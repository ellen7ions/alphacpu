==> flow/design.v <==
`timescale 1ns / 1ps
module DecoderLED (
        input wire[3:0] W_in,
        output reg[6:0] R_seg
    );
    always@(*) begin
        case(W_in)
            4'h0:R_seg = 7'b000_0001;
            4'h1:R_seg = 7'b100_1111;
            4'h2:R_seg = 7'b001_0010;
            4'h3:R_seg = 7'b000_0110;
            4'h4:R_seg = 7'b100_1100;
            4'h5:R_seg = 7'b010_0100;
            4'h6:R_seg = 7'b010_0000;
            4'h7:R_seg = 7'b000_1111;
            4'h8:R_seg = 7'b000_0000;
            4'h9:R_seg = 7'b000_0100;
            4'ha:R_seg = 7'b000_1000;
            4'hb:R_seg = 7'b110_0000;
            4'hc:R_seg = 7'b011_0001;
            4'hd:R_seg = 7'b100_0010;
            4'he:R_seg = 7'b011_0000;
            4'hf:R_seg = 7'b011_1000;
            default:R_seg = 7'b111_1111;        
        endcase
    end
endmodule
module DisplayLED #(parameter INPUT_WIDTH = 32)(
        input wire clk, rst,
        input wire [INPUT_WIDTH-1:0] s,
        output wire [6:0]seg,
        output reg [7:0]sel
    );
    reg [20:0] R_count;
    reg [4:0] R_digit; 
    always@(posedge clk) begin
        if(rst)  
            R_count = 21'h0;
        else 
            R_count = R_count + 21'b1;
    end
    always @(posedge clk)
    case(R_count[20:18])
        3'd0:begin
            sel = 8'b11111110;
            R_digit = s[3:0];
        end
        3'd1:begin
            sel = 8'b11111101;
            R_digit = s[7:4];
        end
        3'd2:begin
            sel = 8'b11111011;
            R_digit =s[11:8];
        end
        3'd3:begin
            sel = 8'b11110111;
            R_digit = s[15:12];
        end
        3'd4:begin
            sel = 8'b11101111;
            R_digit = s[19:16];
        end
        3'd5:begin
            sel = 8'b11011111;
            R_digit = s[23:20];
        end
        3'd6:begin
            sel = 8'b10111111;
            R_digit =s[27:24];
        end
        3'd7:begin
            sel = 8'b01111111;
            R_digit = s[31:28];
        end
    endcase
    DecoderLED U4(
        .W_in(R_digit),
        .R_seg(seg)
    );
endmodule
Step by step through the tools: DisplayLED
The steps from the RTL of DisplayLED to its reports follow in flow order. Line numbers count from 1 in the design file above. Operators carry their Yosys type and port widths (W data, S select, Z words). A cell with - has no value.

Top: DisplayLED. Clock input: clk. Cell library: sky130hd. Timing corner: tt_025C_1v80.

Word level
Source: Yosys, flattened and elaborated, memories not mapped. Widths are those after wreduce; folded enables and synchronous resets count as part of the registers. Registers that Yosys merges into a memory's read port (data or address) are not register bits. Print and check cells do not count. Equal cells are merged and count once. Yosys's memory passes give these memory sizes; they may raise the number of words (mostly to a power of two), join words into wider ones and drop unused or constant bits.

Under flip-flop bits (word level) stands 29. Under memory bits (read-only) stands 112. Under word width x clocked read ports stands 7. Memories: 1. The entry for bits of input ports reads 34. Output and inout bits: 15. For elaborated cells the number is 14.

Memories: (name not given) (depth 16, bits a word 7, read ports 1, write ports 0, RTL line 7) `case(W_in)`.

For add/sub/neg operators the number is 1. For eq/ne operators the number is 7. The figure for multiplexer cells is 2. Reduce/logical cells: 1.

Operators with widths (count): $pmux W8 S8 (1); $pmux W4 S8 (1); $add A21 B1 Y21 const B (1); $eq A3 B3 Y1 const B (4); $eq A3 B2 Y1 const B (2); $eq A3 B1 Y1 const B (1); $logic_not A3 Y1 (1).

Logic depth
Depth = most cells in a row (Yosys ltp): at word level without a register or memory, in the mapped netlist without a sequential cell, where the memories' decode and read muxes count.

The figure for depth after elaboration is 2. Under ABC_AREA stands 1. Under gate-level depth with buffers stands 14. The entry for depth with buffers taken out reads 13.

Synthesis result
Yosys stat after the flow's synthesis: flattened, memories mapped to cells. It holds for the ABC_AREA given above (unset counts as 0); a run with the other value may have another netlist. Totals and module areas in this step are rounded.

The entry for mapped cells reads 308. Mapped area: 2000 um^2. For sequential part of the area the number is 721 um^2. Mapped flip-flops: 36. The figure for buffer cells is 6.

Cell types: sky130_fd_sc_hd__dfxtp_1 (count 36, area in all 720.691 um^2); sky130_fd_sc_hd__nand2_1 (count 88, area in all 330.317 um^2); sky130_fd_sc_hd__nand3_1 (count 34, area in all 170.163 um^2); sky130_fd_sc_hd__inv_1 (count 37, area in all 138.883 um^2); sky130_fd_sc_hd__nor2_1 (count 31, area in all 116.362 um^2); sky130_fd_sc_hd__ha_1 (count 7, area in all 87.584 um^2); sky130_fd_sc_hd__nand4_1 (count 13, area in all 81.328 um^2); sky130_fd_sc_hd__a21oi_1 (count 16, area in all 80.077 um^2); sky130_fd_sc_hd__nor3_1 (count 10, area in all 50.048 um^2); sky130_fd_sc_hd__o21ai_0 (count 9, area in all 45.043 um^2); sky130_fd_sc_hd__or2_2 (count 4, area in all 25.024 um^2); sky130_fd_sc_hd__o21a_1 (count 3, area in all 22.522 um^2); sky130_fd_sc_hd__buf_2 (count 4, area in all 20.019 um^2); sky130_fd_sc_hd__o21ai_1 (count 3, area in all 15.014 um^2); sky130_fd_sc_hd__nand3b_2 (count 1, area in all 11.261 um^2); sky130_fd_sc_hd__nor2_4 (count 1, area in all 11.261 um^2); sky130_fd_sc_hd__nand3_2 (count 1, area in all 10.01 um^2); sky130_fd_sc_hd__xor2_1 (count 1, area in all 8.758 um^2).

Not listed: further types 8, cells in them 9.

Timing after synthesis
OpenSTA on the mapped netlist: ideal clock, no wires. The path of least setup slack (recovery checks aside). Input and output delay are each 20% of the period. Register names are those of the netlist, which keeps one name where synthesis merged equal registers.

Path kind: reg-to-reg. Start: reg R_count[19]. End: reg (name not given). The figure for clock period is 1980 ps. The figure for launch time at the first pin is 0 ps. The entry for data arrival time reads 1633 ps. Under data required time stands 1867 ps. Setup slack: 234 ps. The entry for path delay reads 1746 ps. Driving pins on the path: 12. Under period reached after synthesis stands 1746 ps.

"path delay" = arrival - input delay + setup time. "driving pins on the path": output pins that drive a net of the path, with the launching flip-flop's if there is one; two outputs of one cell count as two. "period reached after synthesis" = period - worst setup slack (recovery checks aside). The figure is calculated, with input and output delays left at 20% of the set period. Between the ends stands the longest chain of elaborated cells between them, by number of cells; it is not shown to be the way that was timed. Of several equally long chains one is given. A line is the first line of the expression or statement that the cell stems from. Yosys adds cells for indexed reads and writes and turns some case tables into memories.

Path through: sky130_fd_sc_hd__dfxtp_1 sky130_fd_sc_hd__buf_4 sky130_fd_sc_hd__nor2_4 sky130_fd_sc_hd__nand2_2 sky130_fd_sc_hd__or2_2 sky130_fd_sc_hd__nand2_1 sky130_fd_sc_hd__inv_1 sky130_fd_sc_hd__ha_1 sky130_fd_sc_hd__nand2_1 sky130_fd_sc_hd__nand2_1 sky130_fd_sc_hd__nand2_1 sky130_fd_sc_hd__nand2_1. The entry for cells in the longest elaborated chain reads 2. Under elaborated cells between the ends (all ways) stands 9. Under source lines of those cells stands 1.

Ends and longest elaborated chain, post-synthesis: start: declaration (RTL line 34) `reg [20:0] R_count;`; start: assignment (RTL line 38) `R_count = 21'h0;`; start: assignment (RTL line 40) `R_count = R_count + 21'b1;`; $eq A3 B3 Y1 (RTL line 43) `case(R_count[20:18])`; $pmux W4 S8 (RTL line 43).

Timing after layout
From the final timing report of flow run 1: the path of least setup slack in the routed layout; clock arrival at registers is part of the times. The report prints the path's times to 10 ps; the period is as set.

Path kind: reg-to-reg. Start: reg R_count[20]. End: reg (name not given). The figure for clock period is 2540 ps. The figure for launch time at the first pin is 280 ps. The entry for data arrival time reads 2440 ps. Under data required time stands 2730 ps. Setup slack: 290 ps. Driving pins on the path: 13.

Between the ends stands the longest chain of elaborated cells between them, by number of cells; it is not shown to be the way that was timed. Of several equally long chains one is given.

Path through: sky130_fd_sc_hd__dfxtp_1 sky130_fd_sc_hd__inv_2 sky130_fd_sc_hd__nor2_1 sky130_fd_sc_hd__nand2_1 sky130_fd_sc_hd__nand2_1 sky130_fd_sc_hd__nor2_1 sky130_fd_sc_hd__nand2_1 sky130_fd_sc_hd__nand2_1 sky130_fd_sc_hd__ha_1 sky130_fd_sc_hd__nand4_1 sky130_fd_sc_hd__nand2_1 sky130_fd_sc_hd__nand2_1 sky130_fd_sc_hd__nand2_1. The entry for cells in the longest elaborated chain reads 2. Under elaborated cells between the ends (all ways) stands 9. Under source lines of those cells stands 1.

Ends and longest elaborated chain, after layout: start: declaration (RTL line 34) `reg [20:0] R_count;`; start: assignment (RTL line 38) `R_count = 21'h0;`; start: assignment (RTL line 40) `R_count = R_count + 21'b1;`; $eq A3 B3 Y1 (RTL line 43) `case(R_count[20:18])`; $pmux W4 S8 (RTL line 43).

Memo
Re: implementation data of DisplayLED

Stored flow runs of DisplayLED (2 of them; Yosys, OpenROAD, sky130hd). They differ in their settings and are not a sequence. Constraints: input delay and output delay 20% of the set period each, output load 0.01 pF. "reached clock period": clock period set for the run, less the worst setup slack. It is reckoned from that one timing run; input and output delays stay at 20% of the period that was set. By "worst setup path time" is meant the share of the clock period that the worst setup path is allowed (20% is reserved at inputs, 20% at outputs), minus its slack. Clock arrival times at its registers enter into it. "overall power" rests on the timing tool's default activity at the inputs, not on a simulated workload. "worst setup path time" is given in steps of 10 ps. Values from the reports are rounded here.

Flow run 1 has these settings: period_ns 2.54; CORE_UTILIZATION 30; SETUP_SLACK_MARGIN -0.01; PLACE_DENSITY_LB_ADDON 0.06; CORE_ASPECT_RATIO 1.18; CORE_MARGIN 4; CELL_PAD_IN_SITES_GLOBAL_PLACEMENT 0; CELL_PAD_IN_SITES_DETAIL_PLACEMENT 0; ABC_AREA 1; GPL_ROUTABILITY_DRIVEN 1; CAP_MARGIN 20; SLEW_MARGIN 20. The lowest setup slack comes to 293 ps. The standard-cell area after layout reads 2680 um^2. For the cell area after synthesis the run shows 2000 um^2. The measured total negative slack on setup checks is 0 ps. The utilization in the final report reads 41.3%. The overall power is 1160 uW. The measured worst setup path time is 2250 ps. Class of the worst setup path: reg-to-reg. The reached clock period reads 2247 ps. The worst hold slack in the final report comes to 486 ps. The total die area is 8030 um^2.

Flow run 2 has these settings: period_ns 1.95; CORE_UTILIZATION 50; SETUP_SLACK_MARGIN -0.02; PLACE_DENSITY_LB_ADDON 0.28; CORE_ASPECT_RATIO 1.31; CORE_MARGIN 4; GPL_TIMING_DRIVEN 1; GPL_ROUTABILITY_DRIVEN 0; CTS_CLUSTER_SIZE 61; CTS_CLUSTER_DIAMETER 361; CAP_MARGIN 15; SLEW_MARGIN 20. The lowest setup slack comes to -79 ps. The standard-cell area after layout reads 2790 um^2. For the cell area after synthesis the run shows 1840 um^2. The measured total negative slack on setup checks is -324 ps. The utilization in the final report reads 77.4%. The overall power is 1660 uW. The measured worst setup path time is 2030 ps. Class of the worst setup path: reg-to-reg. The reached clock period reads 2029 ps. The worst hold slack in the final report comes to 496 ps. The total die area is 4730 um^2.
